==> flow/design.v <==
 module decoder (
  input clk,
  input rst,
  input [7:0] morse_array,
  output reg [7:0] decoded_char
);
reg [7:0] current_char;
reg let;
always @(posedge clk or posedge rst) 
 begin
  if (rst)
   begin
    current_char <= 8'b0;
    decoded_char <= 8'b0;
    end 
  else
    if (morse_array != 8'b0) 
     begin
      current_char <= morse_array;
      case (current_char)
        8'b00000110: decoded_char <= 7'b0001000;  
        8'b10010101: decoded_char <= 7'b1100000;  
        8'b10011001: decoded_char <= 7'b0110001;  
        8'b00100101: decoded_char <= 7'b1000010;  
        8'b00000001: decoded_char <= 7'b0110000;  
        8'b01011001: decoded_char <= 7'b0111000;  
        8'b00101001: decoded_char <= 7'b0100001;  
        8'b01010101: decoded_char <= 7'b1001000;  
        8'b00000101: decoded_char <= 7'b1111001;  
        8'b01101010: decoded_char <= 7'b1000011;  
        8'b01100101: decoded_char <= 7'b1110001;  
        8'b00001001: decoded_char <= 7'b1101010;  
        8'b00101010: decoded_char <= 7'b0000001;  
        8'b01101001: decoded_char <= 7'b0011000;  
        8'b10100101: decoded_char <= 7'b0001100;  
        8'b00011001: decoded_char <= 7'b1111010;  
        8'b00010101: decoded_char <= 7'b0100100;  
        8'b00000010: decoded_char <= 7'b1110000;  
        8'b00010110: decoded_char <= 7'b1000001;  
        8'b10011010: decoded_char <= 7'b1000100;  
        default: decoded_char <= 8'b11111111;  
        endcase
       end
      end  
endmodule
# ---- Step by step through the tools: decoder
# What the tools print for decoder, step after step.
# Lines are those of the file above, counted from 1.
# Operators: Yosys type, input widths -> output width; for muxes data width and select width s.
# Cell names lack the library's common part.
# Not given: --
dict set report design {
  design {decoder}
  clk_port {clk}
  cell_library {sky130hd}
  pvt_corner {tt_025C_1v80}
}

# ---- Word-level counts
# Counts by Yosys on the flattened word-level netlist (proc, flatten, opt, wreduce; memories kept). Register bits leave out memories and registers merged into their read ports (data or address); mux counts leave out enables and synchronous resets folded into registers. Print and check cells are left out. Cells with the same type and inputs are merged into one.
dict set report bits {
  register_bits 16
  inputBits 10
  output_inout_bits 8
  elab_cells 24
}
dict set report op_classes {
  equal 20
  muxes 1
  reduce_logical 1
}
# operator count
set op_table {}
lappend op_table {{$pmux 8 s20} 1}
lappend op_table {{$eq 8x7->1 const B} 5}
lappend op_table {{$eq 8x8->1 const B} 4}
lappend op_table {{$eq 8x5->1 const B} 3}
lappend op_table {{$eq 8x6->1 const B} 3}
lappend op_table {{$eq 8x3->1 const B} 2}
lappend op_table {{$eq 8x1->1 const B} 1}
lappend op_table {{$eq 8x2->1 const B} 1}
lappend op_table {{$eq 8x4->1 const B} 1}
lappend op_table {{$reduce_bool 8->1} 1}

# ---- Depth
# Depth = most cells in a row (Yosys ltp): at word level without a register or memory, in the mapped netlist without a sequential cell, where the memories' decode and read muxes count.
dict set report depth {
  depth_word 2
  abc_area 0
  mapped_depth 8
  mapped_depth_nobuf 5
}

# ---- Netlist
# The flow's flattened synthesis, as Yosys stat reports it; memories are mapped. The netlist is that of the ABC_AREA named above (0 if unset); the other value can give another one.
# Totals and module areas in this step are rounded.
# type count type_area_um2
set types {}
lappend types {dfrtp_1 16 400.384}
lappend types {nor2_1 13 48.797}
lappend types {a21o_1 6 45.043}
lappend types {a21oi_1 8 40.038}
lappend types {a31oi_1 6 37.536}
lappend types {nor2b_1 6 37.536}
lappend types {buf_6 3 33.782}
lappend types {buf_4 4 30.029}
lappend types {nand2_1 7 26.275}
lappend types {buf_2 5 25.024}
lappend types {nand3_1 5 25.024}
lappend types {nor3b_1 3 22.522}
lappend types {or4_1 3 22.522}
lappend types {a22o_1 2 17.517}
lappend types {a32oi_1 2 17.517}
lappend types {a41oi_1 2 17.517}
lappend types {and4bb_4 1 16.266}
lappend types {a22oi_1 2 15.014}
# Other cell types: 32; their cells: 39.
dict set report synth_totals {
  cells 133
  mapped_area_um2 1190
  seq_area_um2 400
  ffs 16
  buf_cells 13
}

# ---- Worst setup path after synthesis
# OpenSTA on the mapped netlist: ideal clock, no wires. The path of least setup slack (recovery checks aside). Input and output delay are each 20% of the period. Register names are those of the netlist, which keeps one name where synthesis merged equal registers.
dict set report synth_path {
  path_kind {input-to-reg}
  from {in morse_array[2]}
  to {reg decoded_char[1]}
  tclk_ps 1870
  in_delay_ps 374
  setup_ps 128
  t_first_pin_ps 374
  arrival_time_ps 1809
  required_time_ps 1742
  path_slack_ps -67
  path_delay_ps 1563
  stages 6
  path_buffers 1
  synth_period_reached_ps 1937
}
# "path_delay_ps" = arrival - input delay + setup time.
# "stages": output pins that drive a net of the path, with the launching flip-flop's if there is one; two outputs of one cell count as two.
# "synth_period_reached_ps" = period - worst setup slack (recovery checks aside). The figure is calculated, with input and output delays left at 20% of the set period.
# The rows between start and end are the longest chain of elaborated cells between them; the timing report does not say that the signal goes this way. Where chains are equally long, one stands for them.
# A line is the first line of the expression or statement that the cell stems from. Yosys adds cells for indexed reads and writes and turns some case tables into memories.
# At most two assigning lines are given for a register; there are more.
dict set report synth_via {
  cell_sequence {or4_1 or4_4 or2_4 buf_6 nor2_1 a31oi_1}
  elab_chain_cells 1
  cells_between 1
  cone_lines 1
  cone_classes {1 x reduce/logical}
}
# element line_no
set synth_lines {}
lappend synth_lines {{start: declaration} 4} ;# input [7:0] morse_array,
lappend synth_lines {{$reduce_bool 8->1} 17} ;# if (morse_array != 8'b0)
lappend synth_lines {{end: assignment} 14} ;# decoded_char <= 8'b0;
lappend synth_lines {{end: assignment} 21} ;# 8'b00000110: decoded_char <= 7'b0001000;
lappend synth_lines {{end: declaration} 5} ;# output reg [7:0] decoded_char

# ---- Path in the finished layout
# From the final timing report of job 1: the path of least setup slack in the routed layout; clock arrival at registers is part of the times.
# The report prints the path's times to 10 ps; the period is as set.
dict set report layout_path {
  path_kind {reg-to-reg}
  from {reg current_char[5]}
  to {reg decoded_char[5]}
  tclk_ps 2330
  setup_ps 140
  t_first_pin_ps 250
  arrival_time_ps 2450
  required_time_ps 2440
  path_slack_ps -20
  stages 6
  path_buffers 0
}
# The rows between start and end are the longest chain of elaborated cells between them; the timing report does not say that the signal goes this way. Where chains are equally long, one stands for them.
# At most two assigning lines are given for a register; there are more.
dict set report layout_via {
  cell_sequence {dfrtp_1 nor2b_1 mux2i_1 o311ai_1 or4_1 a41oi_1}
  elab_chain_cells 2
  cells_between 21
  cone_lines 1
  cone_classes {20 x eq/ne; 1 x mux}
}
# element line_no
set layout_lines {}
lappend layout_lines {{start: declaration} 7} ;# reg [7:0] current_char;
lappend layout_lines {{start: assignment} 13} ;# current_char <= 8'b0;
lappend layout_lines {{start: assignment} 19} ;# current_char <= morse_array;
lappend layout_lines {{$eq 8x8->1} 20} ;# case (current_char)
lappend layout_lines {{$pmux 8 s20} 20}
lappend layout_lines {{end: assignment} 21} ;# 8'b00000110: decoded_char <= 7'b0001000;
lappend layout_lines {{end: assignment} 22} ;# 8'b10010101: decoded_char <= 7'b1100000;
lappend layout_lines {{end: declaration} 5} ;# output reg [7:0] decoded_char

; Measured results for decoder: 2 stored runs of the Yosys and OpenROAD flow on sky130hd. The settings differ; the order carries no meaning. The constraints put input and output delay at 20% of the set period each and load the outputs with 0.01 pF.
; "worst_path_time_ps" is the time allowed to the run's worst setup path (the clock period less input and output delay, where it has them) less its slack. Clock arrival times count: a late capture clock shortens it, a late launch clock lengthens it.
; "worst_path_time_ps" is given in steps of 10 ps.
; The measured numbers are rounded.

[job 1: settings]
period_ns = 2.33
CORE_UTILIZATION = 44
SETUP_SLACK_MARGIN = -0.11
PLACE_DENSITY_LB_ADDON = 0.28
CORE_ASPECT_RATIO = 0.52
CAP_MARGIN = 0
SLEW_MARGIN = 15
MIN_ROUTING_LAYER = met2
CORE_MARGIN = 2
[job 1: results]
worst_path_time_ps = 2350
worst_setup_path_type = reg-to-reg
synth_area_um2 = 1190
util_pct = 58.8
final_die_area_um2 = 3150
ws_setup_ps = -15
holdWs_ps = 493
final_stdcell_area_um2 = 1480

[job 2: settings]
period_ns = 3.28
CAP_MARGIN = 20
CORE_MARGIN = 2
CORE_UTILIZATION = 40
SLEW_MARGIN = 20
[job 2: results]
worst_path_time_ps = 1720
worst_setup_path_type = input-to-reg
synth_area_um2 = 1190
util_pct = 47.6
final_die_area_um2 = 3420
ws_setup_ps = 902
holdWs_ps = 516
final_stdcell_area_um2 = 1330
